==> flow/design.v <==
module fpga_proj( clk, seg, dig);
input        clk;
output [7:0] seg;
output [7:0] dig; 
parameter N = 18;
reg [N-1:0] count; 
reg [3:0]   dd; 
reg [7:0]   seg;
reg [7:0]   an; 
always @ (posedge clk)
 begin
  count <= count + 1;
  case(count[N-1:N-3])  
   3'b000 :
    begin
     dd = 4'd7;
     an = 8'b11111110;
    end
   3'b001:  
    begin
     dd = 4'd6;
     an = 8'b11111101;
    end
   3'b010:  
    begin
     dd = 4'd5; 
     an = 8'b11111011;
    end
   3'b011:  
    begin
     dd = 4'd4;
     an = 8'b11110111;
    end
    3'b100 :
        begin
         dd = 4'd3;
         an = 8'b11101111;
        end
       3'b101:  
        begin
         dd = 4'd2;
         an = 8'b11011111;
        end
       3'b110:  
        begin
         dd = 4'd1;
         an = 8'b10111111;
        end
       3'b111:  
        begin
         dd = 4'd0;
         an = 8'b01111111;
        end
  endcase
 end
assign dig = an;
always @ (dd)
 begin
  seg[7] = 1'b1; 
  case(dd)
   4'd0 : seg[6:0] = 7'b1000110;  
   4'd1 : seg[6:0] = 7'b0001100;  
   4'd2 : seg[6:0] = 7'b0000110;  
   4'd3 : seg[6:0] = 7'b1001111;  
   4'd4 : seg[6:0] = 7'b0000010;  
   4'd5 : seg[6:0] = 7'b0000010;  
   4'd6 : seg[6:0] = 7'b0001000;  
   4'd7 : seg[6:0] = 7'b0001000;  
   default : seg[6:0] = 7'b1111111;  
  endcase
 end 
endmodule
; ---- From RTL to reports: fpga_proj
; What the tools print for fpga_proj, step after step.
; Lines are those of the file above, counted from 1.
; Library cell names are shortened.
; Not given: --
[inputs]
top = fpga_proj
clock_port = clk
library = sky130hd
pvt_corner = tt_025C_1v80

; ---- After elaboration
; Source: Yosys, flattened and elaborated, memories not mapped. Widths are those after wreduce; folded enables and synchronous resets count as part of the registers. Registers that Yosys merges into a memory's read port (data or address) are not register bits. Print and check cells do not count. Equal cells are merged and count once.
; Yosys's memory passes give these memory sizes; they may raise the number of words (mostly to a power of two), join words into wider ones and drop unused or constant bits.
[bits]
output_inout_bits = 16
regBits = 22
romBits = 128
inputBits = 1
wordCells = 6
clocked_rd_ports_x_width = 11
n_memories = 2
[classes]
n_addsub = 1
mux = 1
[mem_list]
columns = memory, size, width, read_ports, write_ports, line_no
row1 = (name not given), 8, 11, 1, 0, 13  ; case(count[N-1:N-3])
row2 = (name not given), 8, 5, 1, 0, 60  ; case(dd)
[op_table]
columns = op, n
row1 = adder 18 x 1 -> 18 bit with constant B, 1
row2 = 2-to-1 mux 7 bit, 1

; ---- Logic depth
; Yosys ltp: most cells in a row. Word level: on the elaborated netlist, between registers, memories and ports. Mapped: between sequential cells and ports; inverters and the memories' decode and read muxes count.
[logic_depth]
depth_word = 1
ABC_AREA = 0
depth_mapped = 6
mapped_depth_nobuf = 5

; ---- Netlist
; The flow's flattened synthesis, as Yosys stat reports it; memories are mapped. The netlist is that of the ABC_AREA named above (0 if unset); the other value can give another one.
[by_type]
columns = cell_type, n, type_area_um2
row1 = dfxtp_1, 29, 580.557
row2 = xnor2_1, 14, 122.618
row3 = nand3_1, 10, 50.048
row4 = ha_1, 3, 37.536
row5 = nand4_1, 5, 31.28
row6 = buf_4, 3, 22.522
row7 = buf_6, 2, 22.522
row8 = nand2_1, 6, 22.522
row9 = and4_2, 2, 20.019
row10 = inv_1, 5, 18.768
row11 = xor2_1, 2, 17.517
row12 = nor2b_1, 2, 12.512
row13 = nor4_2, 1, 12.512
row14 = and4_4, 1, 11.261
row15 = mux2_2, 1, 11.261
row16 = mux2i_1, 1, 10.01
row17 = and3_2, 1, 7.507
row18 = conb_1, 2, 7.507
; Not listed: further types 5, cells in them 6.
[mapped]
stdcells = 96
sequential_area_mm2 = 0.0005806
buf_cells = 5
ffs = 29
synth_area_mm2 = 0.0010485

; ---- Path before layout
; Path of least setup slack by OpenSTA after synthesis, without wires, with an ideal clock, recovery checks aside; 20% of the period is set as input and as output delay. Where synthesis merged equal registers, the netlist keeps one of their names.
[synth_path]
kind = reg-to-reg
from = reg count[0]
to = reg count[16]
clock_period_ns = 2.2
n_path_buf = 1
setup_time_ns = 0.118
arrival_time_ns = 1.302
delay_ns = 1.420
path_slack_ns = 0.780
path_stages = 7
synth_period_reached_ns = 1.42
; "delay_ns" is the arrival time less input delay plus setup time.
; "path_stages": output pins that drive a net of the path, with the launching flip-flop's if there is one; two outputs of one cell count as two.
; "synth_period_reached_ns" is the clock period less the worst setup slack; recovery checks do not enter. This is arithmetic on one report: input and output delays are still those of the set period (20% each).
; The rows between start and end are the longest chain of elaborated cells between them; the timing report does not say that the signal goes this way. Where chains are equally long, one stands for them.
; A line is the first line of the expression or statement that the cell stems from. Yosys adds cells for indexed reads and writes and turns some case tables into memories.
[synth_via]
cell_sequence = dfxtp_1 > ha_1 > and3_1 > buf_6 > nand4_1 > or3_1 > xnor2_1
elab_chain_len = 1
cells_between = 1
lines_between = 1
classes_between = add/sub: 1
[synth_rtl]
columns = element, line_no
row1 = "start, declared", 6  ; reg [N-1:0] count;
row2 = "start, assigned", 12  ; count <= count + 1;
row3 = adder 18 x 1 -> 18 bit, 12
row4 = "end, assigned", 12
row5 = "end, declared", 6

; ---- Timing after layout
; Path of least setup slack in the final report of job 1 (OpenROAD, finished layout, wires in). Where an end is a register, its clock arrival counts in the times.
[layout_path]
kind = reg-to-output
from = reg dd[2]
to = out seg[3]
arrival_time_ns = 1.45
out_delay_ns = 0.39
n_path_buf = 1
clock_period_ns = 1.94
path_slack_ns = 0.10
path_stages = 3
; The rows between start and end are the longest chain of elaborated cells between them; the timing report does not say that the signal goes this way. Where chains are equally long, one stands for them.
; A memory read counts as a cell of the chain, while the word-level depth stops at memories.
; A register here has more assigning lines than the two given.
[layout_via]
cell_sequence = dfxtp_2 > mux2_2 > clkdlybuf4s50_1
elab_chain_len = 2
cells_between = 2
lines_between = 1
classes_between = mux: 1; memory: 1
[layout_rtl]
columns = element, line_no
row1 = "start, declared", 7  ; reg [3:0]   dd;
row2 = "start, assigned", 16  ; dd = 4'd7;
row3 = "start, assigned", 21  ; dd = 4'd6;
row4 = memory read (8 x 5 bit), 60  ; case(dd)
row5 = 2-to-1 mux 7 bit, 60
row6 = "end, declared", 3  ; output [7:0] seg;

; Measured results for fpga_proj: 2 stored runs of the Yosys and OpenROAD flow on sky130hd. The settings differ; the order carries no meaning. The constraints put input and output delay at 20% of the set period each and load the outputs with 0.01 pF.
; "achievedPeriod_ns" = clock period - worst setup slack. The figure is calculated, with input and output delays left at 20% of the set period.
; "worst_path_allowed_less_slack_ns" means the part of the period allowed to the worst setup path (the constraints hold back 20% at inputs and 20% at outputs) less its slack; where the path has registers, the arrival times of their clocks count too.
; "total_power_mw": no workload was simulated; the value follows from the tool's default switching activity.

[job 1: settings]
period_ns = 1.94
CORE_UTILIZATION = 15
SETUP_SLACK_MARGIN = 0.01
PLACE_DENSITY = 0.39
CORE_MARGIN = 10
GPL_TIMING_DRIVEN = 1
CTS_CLUSTER_SIZE = 21
CTS_CLUSTER_DIAMETER = 329
MAX_ROUTING_LAYER = met4
CAP_MARGIN = 20
SLEW_MARGIN = 20
[job 1: results]
synthArea_mm2 = 0.0010485
total_die_area_mm2 = 0.010734
finish.stdcell_area_mm2 = 0.0013413
fin_util_pct = 19.7
timing.setup.ws_ns = 0.097
total_negative_slack_ns = 0.000
hold_worst_slack_ns = 0.408
total_power_mw = 1.054
achievedPeriod_ns = 1.843
worst_path_allowed_less_slack_ns = 1.45
timing.worst_path_kind = reg-to-output

[job 2: settings]
period_ns = 1.84
CORE_UTILIZATION = 65
SETUP_SLACK_MARGIN = 0.18
PLACE_DENSITY = 0.52
CORE_ASPECT_RATIO = 0.95
CORE_MARGIN = 3
CELL_PAD_IN_SITES_DETAIL_PLACEMENT = 2
TNS_END_PERCENT = 20
ABC_AREA = 0
CTS_CLUSTER_SIZE = 14
CAP_MARGIN = 25
MIN_ROUTING_LAYER = met2
MAX_ROUTING_LAYER = met4
SLEW_MARGIN = 20
[job 2: results]
outcome = did not finish, placement stopped with DPL-0033
